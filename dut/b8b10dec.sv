==> flow/design.v <==
typedef enum logic [7:0] {DETECT_QUIET, DETECT_ACTIVE, POLLING_ACTIVE, POLLING_ACTIVE_START_TS1, POLLING_CONFIG, CONFIG_LINKWIDTH_START, CONFIG_LINKWIDTH_ACCEPT, CONFIG_LANENUM_ACCEPT, CONFIG_COMPLETE, CONFIG_IDLE, L0} LTSSM_State;
typedef enum logic [7:0] {NONE, SKP, TS1, TS2} OsType;
module b8b10dec(
  input clk,
  input reset_n,
  input en_n,
  input enable_reverse,
  input[9:0] rxdata,
  output logic rxdatak,
  output logic [7:0] dec_final_rxdata
);
  logic[9:0] clkd_rxdata;
  logic[8:0] decodeout;
  logic[9:0] rxdatarev;
  logic decdispin;
  logic decodedisp, decodeerr, disperr;
  initial begin
    decdispin <= 0;
    clkd_rxdata = 0;
  end
  generate
    for(genvar i=0; i<10; i++) begin
      assign rxdatarev[i] = enable_reverse ? clkd_rxdata[9-i] : clkd_rxdata[i];
    end
  endgenerate
  decode DUTD (rxdatarev, decdispin, decodeout, decodedisp, decodeerr, disperr) ;
  always @(posedge clk) begin
    if(!(clkd_rxdata == rxdata)) begin
      decdispin <= decodedisp;
      clkd_rxdata <= rxdata;
    end
  end
  assign dec_final_rxdata = decodeout[7:0];
  assign rxdatak = decodeout[8];
endmodule
module decode (datain, dispin, dataout, dispout2, code_err, disp_err) ;
  input [9:0]   datain ;
  input		dispin ;
  output [8:0]	dataout ;
  output	dispout2 ;
  output	code_err ;
  output	disp_err ;
  wire ai = datain[0] ;
  wire bi = datain[1] ;
  wire ci = datain[2] ;
  wire di = datain[3] ;
  wire ei = datain[4] ;
  wire ii = datain[5] ;
  wire fi = datain[6] ;
  wire gi = datain[7] ;
  wire hi = datain[8] ;
  wire ji = datain[9] ;
  wire aeqb = (ai & bi) | (!ai & !bi) ;
  wire ceqd = (ci & di) | (!ci & !di) ;
  wire p22 = (ai & bi & !ci & !di) |
	     (ci & di & !ai & !bi) |
	     ( !aeqb & !ceqd) ;
  wire p13 = ( !aeqb & !ci & !di) |
	     ( !ceqd & !ai & !bi) ;
  wire p31 = ( !aeqb & ci & di) |
	     ( !ceqd & ai & bi) ;
  wire p40 = ai & bi & ci & di ;
  wire p04 = !ai & !bi & !ci & !di ;
  wire disp6a = p31 | (p22 & dispin) ;  
   wire disp6a2 = p31 & dispin ;   
   wire disp6a0 = p13 & ! dispin ;  
  wire disp6b = (((ei & ii & ! disp6a0) | (disp6a & (ei | ii)) | disp6a2 |
		  (ei & ii & di)) & (ei | ii | di)) ;
  wire p22bceeqi = p22 & bi & ci & (ei == ii) ;
  wire p22bncneeqi = p22 & !bi & !ci & (ei == ii) ;
  wire p13in = p13 & !ii ;
  wire p31i = p31 & ii ;
  wire p13dei = p13 & di & ei & ii ;
  wire p22aceeqi = p22 & ai & ci & (ei == ii) ;
  wire p22ancneeqi = p22 & !ai & !ci & (ei == ii) ;
  wire p13en = p13 & !ei ;
  wire anbnenin = !ai & !bi & !ei & !ii ;
  wire abei = ai & bi & ei & ii ;
  wire cdei = ci & di & ei & ii ;
  wire cndnenin = !ci & !di & !ei & !ii ;
  wire p22enin = p22 & !ei & !ii ;
  wire p22ei = p22 & ei & ii ;
  wire p31dnenin = p31 & !di & !ei & !ii ;
  wire p31e = p31 & ei ;
  wire compa = p22bncneeqi | p31i | p13dei | p22ancneeqi | 
		p13en | abei | cndnenin ;
  wire compb = p22bceeqi | p31i | p13dei | p22aceeqi | 
		p13en | abei | cndnenin ;
  wire compc = p22bceeqi | p31i | p13dei | p22ancneeqi | 
		p13en | anbnenin | cndnenin ;
  wire compd = p22bncneeqi | p31i | p13dei | p22aceeqi |
		p13en | abei | cndnenin ;
  wire compe = p22bncneeqi | p13in | p13dei | p22ancneeqi | 
		p13en | anbnenin | cndnenin ;
  wire ao = ai ^ compa ;
  wire bo = bi ^ compb ;
  wire co = ci ^ compc ;
  wire doh = di ^ compd ;
  wire eo = ei ^ compe ;
  wire feqg = (fi & gi) | (!fi & !gi) ;
  wire heqj = (hi & ji) | (!hi & !ji) ;
  wire fghj22 = (fi & gi & !hi & !ji) |
		(!fi & !gi & hi & ji) |
		( !feqg & !heqj) ;
  wire fghjp13 = ( !feqg & !hi & !ji) |
		 ( !heqj & !fi & !gi) ;
  wire fghjp31 = ( (!feqg) & hi & ji) |
		 ( !heqj & fi & gi) ;
  wire dispout = (fghjp31 | (disp6b & fghj22) | (hi & ji)) & (hi | ji) ;
  assign dispout2 = (datain == 10'h346) ? dispin : dispout;;
  wire ko = ( (ci & di & ei & ii) | ( !ci & !di & !ei & !ii) |
		(p13 & !ei & ii & gi & hi & ji) |
		(p31 & ei & !ii & !gi & !hi & !ji)) ;
  wire alt7 =   (fi & !gi & !hi &  
		 ((dispin & ci & di & !ei & !ii) | ko |
		  (dispin & !ci & di & !ei & !ii))) |
		(!fi & gi & hi &  
		 (( !dispin & !ci & !di & ei & ii) | ko |
		  ( !dispin & ci & !di & ei & ii))) ;
  wire k28 = (ci & di & ei & ii) | ! (ci | di | ei | ii) ;
  wire k28p = ! (ci | di | ei | ii) ;
  wire fo = (ji & !fi & (hi | !gi | k28p)) |
	    (fi & !ji & (!hi | gi | !k28p)) |
	    (k28p & gi & hi) |
	    (!k28p & !gi & !hi) ;
  wire go = (ji & !fi & (hi | !gi | !k28p)) |
	    (fi & !ji & (!hi | gi |k28p)) |
	    (!k28p & gi & hi) |
	    (k28p & !gi & !hi) ;
  wire ho = ((ji ^ hi) & ! ((!fi & gi & !hi & ji & !k28p) | (!fi & gi & hi & !ji & k28p) | 
			    (fi & !gi & !hi & ji & !k28p) | (fi & !gi & hi & !ji & k28p))) |
	    (!fi & gi & hi & ji) | (fi & !gi & !hi & !ji) ;
  wire disp6p = (p31 & (ei | ii)) | (p22 & ei & ii) ;
  wire disp6n = (p13 & ! (ei & ii)) | (p22 & !ei & !ii) ;
  wire disp4p = fghjp31 ;
  wire disp4n = fghjp13 ;
  assign code_err = p40 | p04 | (fi & gi & hi & ji) | (!fi & !gi & !hi & !ji) |
		    (p13 & !ei & !ii) | (p31 & ei & ii) | 
		    (ei & ii & fi & gi & hi) | (!ei & !ii & !fi & !gi & !hi) | 
		    (ei & !ii & gi & hi & ji) | (!ei & ii & !gi & !hi & !ji) |
		    (!p31 & ei & !ii & !gi & !hi & !ji) |
		    (!p13 & !ei & ii & gi & hi & ji) |
		    (((ei & ii & !gi & !hi & !ji) | 
		      (!ei & !ii & gi & hi & ji)) &
		     ! ((ci & di & ei) | (!ci & !di & !ei))) |
		    (disp6p & disp4p) | (disp6n & disp4n) |
		    (ai & bi & ci & !ei & !ii & ((!fi & !gi) | fghjp13)) |
		    (!ai & !bi & !ci & ei & ii & ((fi & gi) | fghjp31)) |
		    (fi & gi & !hi & !ji & disp6p) |
		    (!fi & !gi & hi & ji & disp6n) |
		    (ci & di & ei & ii & !fi & !gi & !hi) |
		    (!ci & !di & !ei & !ii & fi & gi & hi) ;
  assign dataout = {ko, ho, go, fo, eo, doh, co, bo, ao} ;
   assign disp_err = ((dispin & disp6p) | (disp6n & !dispin) |
		      (dispin & !disp6n & fi & gi) |
		      (dispin & ai & bi & ci) |
		      (dispin & !disp6n & disp4p) |
		      (!dispin & !disp6p & !fi & !gi) |
		      (!dispin & !ai & !bi & !ci) |
		      (!dispin & !disp6p & disp4n) |
		      (disp6p & disp4p) | (disp6n & disp4n)) ;
endmodule
# Reports on b8b10dec
# The steps from the RTL of b8b10dec to its reports follow in flow order.
# Lines are those of the file above, counted from 1.
# Cell names lack the library's common part.
setup:
  design: "b8b10dec"
  clock_port: "clk"
  lib: "sky130hd"
  corner: "tt_025C_1v80"

# Elaborated design
# Source: Yosys, flattened and elaborated, memories not mapped. Widths are those after wreduce; folded enables and synchronous resets count as part of the registers. Registers that Yosys merges into a memory's read port (data or address) are not register bits. Print and check cells do not count. Equal cells are merged and count once.
word_totals:
  input_bits: 14
  output_inout_bits: 9
  word_cells: 171
  regBits: 10
op_classes:
  eq_ne: 2
  reduce_logical: 14
  mux: 10
  n_logic: 144
op_table:
  columns: ["operator", "count"]
  rows:
  - ["1-bit AND", 83]
  - ["1-bit bitwise OR", 55]
  - ["1-bit logical NOT", 14]
  - ["10-bit == test", 1]
  - ["1-bit two-way mux", 10]
  - ["1-bit XOR", 6]
  - ["1-bit == test", 1]

# Depth
# Depth = most cells in a row (Yosys ltp): at word level without a register or memory, in the mapped netlist without a sequential cell, where the memories' decode and read muxes count.
depth:
  ltp_word: 17
  ABC_AREA: 0
  ltp_mapped: 12
  mapped_depth_nobuf: 9

# Mapped cells and area
# Source: synth_stat.txt of the flow (Yosys; design flattened, memories mapped). It holds for the ABC_AREA given above (unset counts as 0); a run with the other value may have another netlist.
# Totals and module areas in this step are rounded.
mapped:
  sequential_area_um2: 300.3
  buf_cells: 18
  cells: 144
  mapped_area_um2: 1254
  ffs: 10
by_type:
  columns: ["cell_type", "count", "type_area_um2"]
  rows:
  - ["edfxtp_1", 10, 300.288]
  - ["xor2_1", 9, 78.826]
  - ["buf_4", 10, 75.072]
  - ["ha_1", 4, 50.048]
  - ["a21oi_1", 9, 45.043]
  - ["mux2i_1", 4, 40.038]
  - ["o21ai_0", 7, 35.034]
  - ["buf_6", 3, 33.782]
  - ["nand2_1", 8, 30.029]
  - ["nor2_1", 8, 30.029]
  - ["o21a_1", 4, 30.029]
  - ["o32ai_4", 1, 27.526]
  - ["xnor2_1", 3, 26.275]
  - ["mux2_2", 2, 22.522]
  - ["o31ai_1", 3, 22.522]
  - ["buf_2", 4, 20.019]
  - ["nand3_1", 4, 20.019]
  - ["nor3_1", 4, 20.019]
# Not listed: further types 31, cells in them 47.
# By module: a second synthesis without flattening, with its own total; a netlist apart from the flattened one above.
unflattened:
  cells_unflattened: 220
  hier_area_um2: 1778
# Each row is one instance without its submodules.
by_module:
  columns: ["module", "mod_seq_area_um2", "cells", "n_inst", "area_um2"]
  rows:
  - ["decode", 0.0, 185, 1, 1224]
  - ["b8b10dec", 330.3, 35, 1, 554.3]

# Timing after synthesis
# Path of least setup slack by OpenSTA after synthesis, without wires, with an ideal clock, recovery checks aside; 20% of the period is set as input and as output delay. Where synthesis merged equal registers, the netlist keeps one of their names.
synth_timing:
  kind: "input to output"
  from: "input port enable_reverse"
  to: "output port dec_final_rxdata[1]"
  t_required_ns: 2.888
  delay_ns: 2.070
  path_stages: 11
  slack_ns: 0.096
  n_path_buf: 4
  input_delay_ns: 0.722
  out_delay_ns: 0.722
  clock_period_ns: 3.61
  launch_ns: 0.722
  arrival_ns: 2.792
  synth_period_reached_ns: 3.514
# "delay_ns" = arrival - input delay + setup time.
# At an output port there is no setup time.
# "path_stages": output pins that drive a net of the path, with the launching flip-flop's if there is one; two outputs of one cell count as two.
# "synth_period_reached_ns" is the clock period less the worst setup slack; recovery checks do not enter. This is arithmetic on one report: input and output delays are still those of the set period (20% each).
# Between the ends stands the longest chain of elaborated cells between them, by number of cells; it is not shown to be the way that was timed. Of several equally long chains one is given.
# Each line given opens the expression or statement behind the cell; cells for indexed reads and writes are added by Yosys, which also makes memories of some case tables.
synth_between:
  cell_sequence: "buf_6 -> buf_6 -> buf_6 -> mux2i_1 -> ha_1 -> and2_1 -> o32ai_4 -> nor2_1 -> o31ai_1 -> o31ai_1 -> buf_4"
  elab_chain_len: 17
  cone_cells: 60
  classes_between: "eq/ne: 1; mux: 6; logic: 45; reduce/logical: 8"
synth_rtl:
  columns: ["item", "line_no", "rtl"]
  rows:
  - ["start: declaration", 7, "input enable_reverse,"]
  - ["1-bit two-way mux", 23, "assign rxdatarev[i] = enable_reverse ? clkd_rxdata[9-i] : clkd_rxdata[i];"]
  - ["1-bit logical NOT", 53, "wire aeqb = (ai & bi) | (!ai & !bi) ;"]
  - ["1-bit AND", 53, null]
  - ["1-bit bitwise OR", 53, null]
  - ["1-bit logical NOT", 57, "( !aeqb & !ceqd) ;"]
  - ["1-bit AND", 57, null]
  - ["1-bit bitwise OR", 55, "wire p22 = (ai & bi & !ci & !di) |"]
  - ["1-bit AND x3", 69, "wire p22bceeqi = p22 & bi & ci & (ei == ii) ;"]
  - ["1-bit bitwise OR x6", 87, "wire compb = p22bceeqi | p31i | p13dei | p22aceeqi |"]
  - ["1-bit XOR", 96, "wire bo = bi ^ compb ;"]
  - ["end: declaration", 10, "output logic [7:0] dec_final_rxdata"]
# Some nets on the timed path still bear RTL names; the line given drives or declares the net.
synth_named_nets:
  columns: ["net", "line_no"]
  rows:
  - ["DUTD.bo", 96]

# Timing after layout
# From the final timing report of run 2: the path of least setup slack in the routed layout; clock arrival at registers is part of the times.
layout_timing:
  kind: "register to output"
  from: "register clkd_rxdata[8]"
  to: "output port dec_final_rxdata[2]"
  clock_period_ns: 2.59
  out_delay_ns: 0.52
  path_stages: 12
  launch_ns: 0.28
  t_required_ns: 2.07
  slack_ns: -0.36
  arrival_ns: 2.44
  n_path_buf: 3
# Between the ends stands the longest chain of elaborated cells between them, by number of cells; it is not shown to be the way that was timed. Of several equally long chains one is given.
layout_between:
  cell_sequence: "edfxtp_1 -> mux2i_4 -> inv_2 -> ha_2 -> o21a_1 -> o32ai_4 -> buf_6 -> buf_6 -> nor2_4 -> o31ai_2 -> o41ai_1 -> buf_2"
  elab_chain_len: 17
  cone_cells: 40
  classes_between: "mux: 1; logic: 37; reduce/logical: 2"
layout_rtl:
  columns: ["item", "line_no", "rtl"]
  rows:
  - ["start: declaration", 12, "logic[9:0] clkd_rxdata;"]
  - ["start: assignment", 30, "clkd_rxdata <= rxdata;"]
  - ["1-bit two-way mux", 23, "assign rxdatarev[i] = enable_reverse ? clkd_rxdata[9-i] : clkd_rxdata[i];"]
  - ["1-bit logical NOT", 53, "wire aeqb = (ai & bi) | (!ai & !bi) ;"]
  - ["1-bit AND", 53, null]
  - ["1-bit bitwise OR", 53, null]
  - ["1-bit logical NOT", 57, "( !aeqb & !ceqd) ;"]
  - ["1-bit AND", 57, null]
  - ["1-bit bitwise OR", 55, "wire p22 = (ai & bi & !ci & !di) |"]
  - ["1-bit AND x3", 69, "wire p22bceeqi = p22 & bi & ci & (ei == ii) ;"]
  - ["1-bit bitwise OR x6", 89, "wire compc = p22bceeqi | p31i | p13dei | p22ancneeqi |"]
  - ["1-bit XOR", 97, "wire co = ci ^ compc ;"]
  - ["end: declaration", 10, "output logic [7:0] dec_final_rxdata"]

# Design b8b10dec on sky130hd. What follows are 2 stored runs of the flow, each under its own settings; their order means nothing. The constraints put input and output delay at 20% of the set period each and load the outputs with 0.01 pF.
# "achievedPeriod_ns" is the run's clock period less its worst setup slack. It is reckoned from that one timing run; input and output delays stay at 20% of the period that was set.
# "power.total_w": no workload was simulated; the value follows from the tool's default switching activity.
# The results are shown rounded.
runs:
  - name: "run 1"
    settings:
      period_ns: 4.42
      CORE_UTILIZATION: 60
      SETUP_SLACK_MARGIN: 0.35
      PLACE_DENSITY_LB_ADDON: 0.07
      CELL_PAD_IN_SITES_GLOBAL_PLACEMENT: 2
      ABC_AREA: 0
      GPL_ROUTABILITY_DRIVEN: 0
      CTS_CLUSTER_SIZE: 19
      CTS_CLUSTER_DIAMETER: 181
      MAX_ROUTING_LAYER: "met4"
      CAP_MARGIN: 20
      CORE_MARGIN: 2
      SLEW_MARGIN: 20
    outcome: "unfinished; error FLW-0024 in placement"
  - name: "run 2"
    settings:
      period_ns: 2.59
      CORE_UTILIZATION: 51
      SETUP_SLACK_MARGIN: -0.11
      PLACE_DENSITY_LB_ADDON: 0.23
      CORE_ASPECT_RATIO: 0.99
      CELL_PAD_IN_SITES_GLOBAL_PLACEMENT: 0
      TNS_END_PERCENT: 60
      SLEW_MARGIN: 30
      CAP_MARGIN: 20
      CORE_MARGIN: 2
    results:
      yosys_chip_area_um2: 1254
      die_area_um2: 2871
      layout_utilization_frac: 0.853
      setup_worst_slack_ns: -0.364
      ws_hold_ns: 0.844
      power.total_w: 0.0007137
      achievedPeriod_ns: 2.954
